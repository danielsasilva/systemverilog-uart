==> flow/design.v <==
`timescale 1ns/1ps
module UART_rx #(parameter DATA_SIZE = 8,  
				 parameter STOP_BITS = 2,  
				 parameter SYS_CLK_FREQ = 50000000,
				 parameter BAUD_RATE = 9600,  
				 parameter CLKS_PER_BIT = SYS_CLK_FREQ / BAUD_RATE,
				 parameter MID_SAMPLE = (CLKS_PER_BIT *3) / 2)
			    (input clk,
			     input rst,
			     output logic [7:0] data_out,
			     input  logic data_rx,
			     output logic pkt_drop,
			     output logic rx_busy);
	typedef enum {IDLE, START, DATA, PARITY, STOP} UART_STATE;
	UART_STATE cur_state, next_state;
	reg [DATA_SIZE-1:0] data_receive;
	reg [3:0] bit_count;
	logic [15:0] oversample_counter;
	logic [1:0] stop_counter;
	logic [15:0] baud_counter;
	logic baud_tick;
	logic data_rx_meta, data_rx_sync;
	always_ff @(posedge clk or negedge rst) begin
		if(!rst) begin
			cur_state <= IDLE;
			data_receive <= 8'b0;
			bit_count <= 4'b0;
			oversample_counter <= 16'b0;
			baud_counter <= 16'b0;
			baud_tick <= 1'b0;
			data_out <= 1'b0;
			pkt_drop <=1'b0;
			rx_busy <= 1'b0;
			stop_counter <= 1'b0;
		end else begin
			cur_state <= next_state;
			if(baud_counter == CLKS_PER_BIT - 1) begin
				baud_counter <= 1'b0;
				baud_tick <= 1'b1;
			end else begin
				baud_counter <= baud_counter + 1;
				baud_tick <= 1'b0;
			end
			case(cur_state)
				IDLE: begin
					pkt_drop <= 1'b0;
					oversample_counter <= 16'b0;
					bit_count <= 4'b0;
					if(data_rx_sync == 1'b0) begin
						rx_busy <= 1'b1;
					end
				end
				START: begin
					if(oversample_counter == MID_SAMPLE) begin
						oversample_counter <= 1'b0;
					end else begin
						oversample_counter <= oversample_counter + 1;
					end
				end
				DATA: begin
					if(baud_tick) begin
						data_receive[bit_count] <= data_rx_sync;
						if(bit_count < DATA_SIZE - 1) begin
							bit_count <= bit_count + 1;
						end
					end
				end
				PARITY: begin
					if(baud_tick) begin
					 	if(^data_receive != data_rx_sync) begin
							pkt_drop <= 1'b1;
						end
					end
				end
				STOP: begin
					if(baud_tick) begin
						if(data_rx_sync != 1'b1) begin
							pkt_drop <= 1'b1;
						end
						stop_counter <= stop_counter + 1;
						if(stop_counter == STOP_BITS - 1) begin
							rx_busy <= 1'b0;
							if(!pkt_drop) begin
								data_out <= data_receive;
							end
							stop_counter <= 1'b0;
						end 
					end
				end
				default: ;
			endcase
		end
	end
	always_comb begin
		next_state = cur_state;
		case(cur_state)
			IDLE: begin
				if(data_rx_sync == 1'b0)
					next_state = START;
			end
			START: begin
				if(oversample_counter == MID_SAMPLE) begin
					next_state = DATA;
				end
			end
			DATA: begin
				if(baud_tick)
					if(bit_count == DATA_SIZE - 1) begin
						next_state = PARITY;
					end else begin
						next_state = DATA;
					end
			end
			PARITY: begin
				if(baud_tick) begin
					next_state = STOP;
				end
			end
			STOP: begin
				if(baud_tick) begin
					if(stop_counter == STOP_BITS - 1) begin
						next_state = IDLE;
					end
				end
			end
		endcase
	end
	always_ff @(posedge clk) begin
		data_rx_meta <= data_rx;
		data_rx_sync <= data_rx_meta;
	end
endmodule
## Tool chain data of UART_rx

What the tools print for UART_rx, step after step.
Lines are those of the file above, counted from 1.
Cell names lack the library's common part.
The mark - stands for no value.

| design | value |
|---|---|
| top | UART_rx |
| clock | clk |
| library | sky130hd |
| library corner | tt_025C_1v80 |

## Word level

Counts by Yosys on the flattened word-level netlist (proc, flatten, opt, wreduce; memories kept). Register bits leave out memories and registers merged into their read ports (data or address). Print and check cells are left out. Cells with the same type and inputs are merged into one.

| word-level totals | value |
|---|---|
| flip-flop bits (word level) | 91 |
| input bits | 3 |
| output and inout bits | 10 |
| word-level cells | 80 |

| operators by class | value |
|---|---|
| add/sub/neg operators | 5 |
| $lt $le $gt $ge | 1 |
| equal/unequal tests | 18 |
| shift-type cells | 2 |
| muxes and demuxes | 24 |
| bitwise operators | 4 |
| reductions and logical operators | 14 |

Operators with widths:

| cell | count |
|---|---|
| 2-to-1 mux 32 bit | 6 |
| case mux 32 bit (select 5 bit) | 1 |
| equality test 32 x 2 -> 1 bit (second input constant) | 2 |
| adder 16 x 1 -> 16 bit (second input constant) | 2 |
| equality test 16 x 13 -> 1 bit (second input constant) | 2 |
| equality test 32 x 1 -> 1 bit (second input constant) | 1 |
| equality test 32 x 3 -> 1 bit (second input constant) | 1 |
| logical NOT 32 bit | 1 |
| case mux 16 bit (select 2 bit) | 1 |
| 2-to-1 mux 16 bit | 2 |
| != test 2 bit (second input constant) | 9 |
| variable shift 1 x 5 -> 8 bit | 1 |
| variable shift 1 x 5 -> 8 bit (first input constant) | 1 |
| AND reduction 4 bit | 2 |
| AND 8 bit | 1 |
| bitwise OR 8 bit | 1 |
| inverter 8 bit | 1 |
| XOR reduction 8 bit | 1 |
| case mux 4 bit (select 2 bit) | 1 |
| 2-to-1 mux 4 bit | 2 |
| 2-to-1 mux 1 bit | 8 |
| AND reduction 7 bit | 1 |
| nonzero test 2 bit | 3 |
| negation 4 -> 5 bit | 1 |
| AND reduction 5 bit | 1 |
| nonzero test 5 bit | 1 |
| AND reduction 2 bit | 2 |
| adder 4 x 1 -> 4 bit (second input constant) | 1 |

Not listed: further kinds 11, cells in them 11.

## Depth

Depth = most cells in a row (Yosys ltp): at word level without a register or memory, in the mapped netlist without a sequential cell, where the memories' decode and read muxes count.

| logic depth | value |
|---|---|
| depth after elaboration | 5 |
| ABC_AREA | 0 |
| mapped depth | 8 |
| depth with buffers taken out | 7 |

## After synthesis

The flow's flattened synthesis, as Yosys stat reports it; memories are mapped. The netlist is that of the ABC_AREA named above (0 if unset); the other value can give another one.
The area totals of this step are shown rounded.

| mapped netlist | value |
|---|---|
| standard cells after synthesis | 304 |
| chip area (Yosys) | 3210 sq um |
| sequential part of the area | 1590 sq um |
| mapped flip-flops | 64 |
| buffer cells | 7 |

Cell types:

| cell | count | area in all (sq um) |
|---|---|---|
| dfrtp_1 | 61 | 1.53E+03 |
| nand2_1 | 41 | 153.898 |
| mux2_1 | 10 | 112.608 |
| xnor2_1 | 12 | 105.101 |
| ha_1 | 8 | 100.096 |
| xor2_1 | 11 | 96.342 |
| nand3_1 | 16 | 80.077 |
| nor2_1 | 18 | 67.565 |
| inv_1 | 17 | 63.811 |
| o2bb2ai_1 | 6 | 52.55 |
| nor4b_4 | 2 | 47.546 |
| a31o_1 | 5 | 43.792 |
| nand4_1 | 7 | 43.792 |
| a21oi_1 | 8 | 40.038 |
| dfxtp_1 | 2 | 40.038 |
| o22ai_1 | 6 | 37.536 |
| a31oi_1 | 5 | 31.28 |
| dfstp_2 | 1 | 26.275 |

Not listed: further types 41, cells in them 68.

## Worst setup path after synthesis

Source: OpenSTA report_checks on the synthesized netlist (no wires, ideal clock, input and output delay 20% of the period each), path of least setup slack; recovery checks are left aside. Register names are those of the netlist, which keeps one name where synthesis merged equal registers.

| path post-synthesis | value |
|---|---|
| kind | register to register |
| start point | reg bit_count[0] |
| end point | reg data_receive[4] |
| period | 2.18 ns |
| library setup time | 0.127 ns |
| launch time at the first pin | 0.000 ns |
| data arrival time | 1.628 ns |
| required time | 2.053 ns |
| slack | 0.425 ns |
| path delay | 1.755 ns |
| stages | 7 |
| path buffers | 1 |
| synthesis period reached | 1.755 ns |

"path delay" = arrival - input delay + setup time.
"stages" counts driving pins, that of a launching flip-flop among them; a cell with two outputs on the path counts twice.
"synthesis period reached" is the clock period less the worst setup slack; recovery checks do not enter. This is arithmetic on one report: input and output delays are still those of the set period (20% each).
Between the ends stands the longest chain of elaborated cells between them, by number of cells; it is not shown to be the way that was timed. Of several equally long chains one is given.
A line is the first line of the expression or statement that the cell stems from. Yosys adds cells for indexed reads and writes and turns some case tables into memories.
A register here has more assigning lines than the two given.

| between the ends, post-synthesis | value |
|---|---|
| path through | dfrtp_1 > buf_2 > or4_1 > nand4_1 > nor2_2 > nand2_1 > mux2_1 |
| cells in the longest elaborated chain | 5 |
| elaborated cells between the ends (all ways) | 6 |
| source lines of those cells | 1 |
| those cells by class | add/sub: 1; shift: 2; logic: 3 |

RTL lines, path post-synthesis:

| item | line | text |
|---|---|---|
| start: declaration | 17 | `reg [3:0] bit_count;` |
| start: assignment | 27 | `bit_count <= 4'b0;` |
| start: assignment | 64 | `bit_count <= bit_count + 1;` |
| negation 4 -> 5 bit | 62 | `data_receive[bit_count] <= data_rx_sync;` |
| variable shift 1 x 5 -> 8 bit | 62 |  |
| inverter 8 bit | 62 |  |
| AND 8 bit | 62 |  |
| bitwise OR 8 bit | 62 |  |
| end: assignment | 26 | `data_receive <= 8'b0;` |
| end: assignment | 62 |  |
| end: declaration | 16 | `reg [DATA_SIZE-1:0] data_receive;` |

## Path in the finished layout

From the final timing report of run 1: the path of least setup slack in the routed layout; clock arrival at registers is part of the times.

| path post-layout | value |
|---|---|
| kind | register to register |
| start point | reg bit_count[0] |
| end point | reg data_receive[4] |
| period | 1.39 ns |
| library setup time | 0.11 ns |
| launch time at the first pin | 0.35 ns |
| data arrival time | 1.94 ns |
| required time | 1.63 ns |
| slack | -0.31 ns |
| stages | 6 |
| path buffers | 0 |

Between the ends stands the longest chain of elaborated cells between them, by number of cells; it is not shown to be the way that was timed. Of several equally long chains one is given.
A register here has more assigning lines than the two given.

| between the ends, post-layout | value |
|---|---|
| path through | dfrtp_1 > or4_4 > nand4_1 > nor2_2 > nand2_1 > mux2_4 |
| cells in the longest elaborated chain | 5 |
| elaborated cells between the ends (all ways) | 6 |
| source lines of those cells | 1 |
| those cells by class | add/sub: 1; shift: 2; logic: 3 |

RTL lines, path post-layout:

| item | line | text |
|---|---|---|
| start: declaration | 17 | `reg [3:0] bit_count;` |
| start: assignment | 27 | `bit_count <= 4'b0;` |
| start: assignment | 64 | `bit_count <= bit_count + 1;` |
| negation 4 -> 5 bit | 62 | `data_receive[bit_count] <= data_rx_sync;` |
| variable shift 1 x 5 -> 8 bit | 62 |  |
| inverter 8 bit | 62 |  |
| AND 8 bit | 62 |  |
| bitwise OR 8 bit | 62 |  |
| end: assignment | 26 | `data_receive <= 8'b0;` |
| end: assignment | 62 |  |
| end: declaration | 16 | `reg [DATA_SIZE-1:0] data_receive;` |

FLOW RESULTS
============

Below are 2 stored runs of the flow (Yosys, OpenROAD; platform sky130hd) on UART_rx, each with its settings and what was measured, unordered. Constraints: input delay and output delay 20% of the set period each, output load 0.01 pF.
"achieved clock period" = clock period - worst setup slack. The figure is calculated, with input and output delays left at 20% of the set period.
"critical path time" is the time allowed to the run's worst setup path (the clock period less input and output delay, where it has them) less its slack. Clock arrival times count: a late capture clock shortens it, a late launch clock lengthens it.
By "power consumption" is meant OpenSTA's value without simulated activity: inputs other than the clock are taken to toggle once in ten clock periods, and the tool carries that through the logic.
Measured values are rounded.
Among the settings, n/a means not set for that run.

| stored run | period_ns | CORE_UTILIZATION | SETUP_SLACK_MARGIN | PLACE_DENSITY | HOLD_SLACK_MARGIN | CELL_PAD_IN_SITES_GLOBAL_PLACEMENT | ABC_AREA | GPL_ROUTABILITY_DRIVEN | SLEW_MARGIN | MAX_ROUTING_LAYER | CAP_MARGIN | CORE_MARGIN | PLACE_DENSITY_LB_ADDON | CORE_ASPECT_RATIO | CTS_CLUSTER_DIAMETER | MIN_ROUTING_LAYER | utilization in the final report (%) | mapped cell area after synthesis (sq um) | standard-cell area after layout (sq um) | worst setup slack after layout (ns) | critical path time (ns) | worst setup path type | summed negative setup slack (ns) | power consumption (mW) | total die area (sq um) | achieved clock period (ns) |
|---|---|---|---|---|---|---|---|---|---|---|---|---|---|---|---|---|---|---|---|---|---|---|---|---|---|---|
| run 1 | 1.39 | 32 | 0.17 | 0.93 | 0.08 | 0 | 0 | 1 | 15 | met4 | 20 | 2 | n/a | n/a | n/a | n/a | 49.5 | 3210 | 4840 | -0.309 | 1.70 | register to register | -5.41 | 3.73 | 10900 | 1.699 |
| run 2 | 1.84 | 51 | n/a | n/a | n/a | n/a | n/a | 0 | 20 | n/a | 20 | 2 | 0.17 | 0.65 | 182 | met1 | 60.1 | 3210 | 3680 | 0.080 | 1.76 | register to register | 0.000 | 2.53 | 6960 | 1.760 |
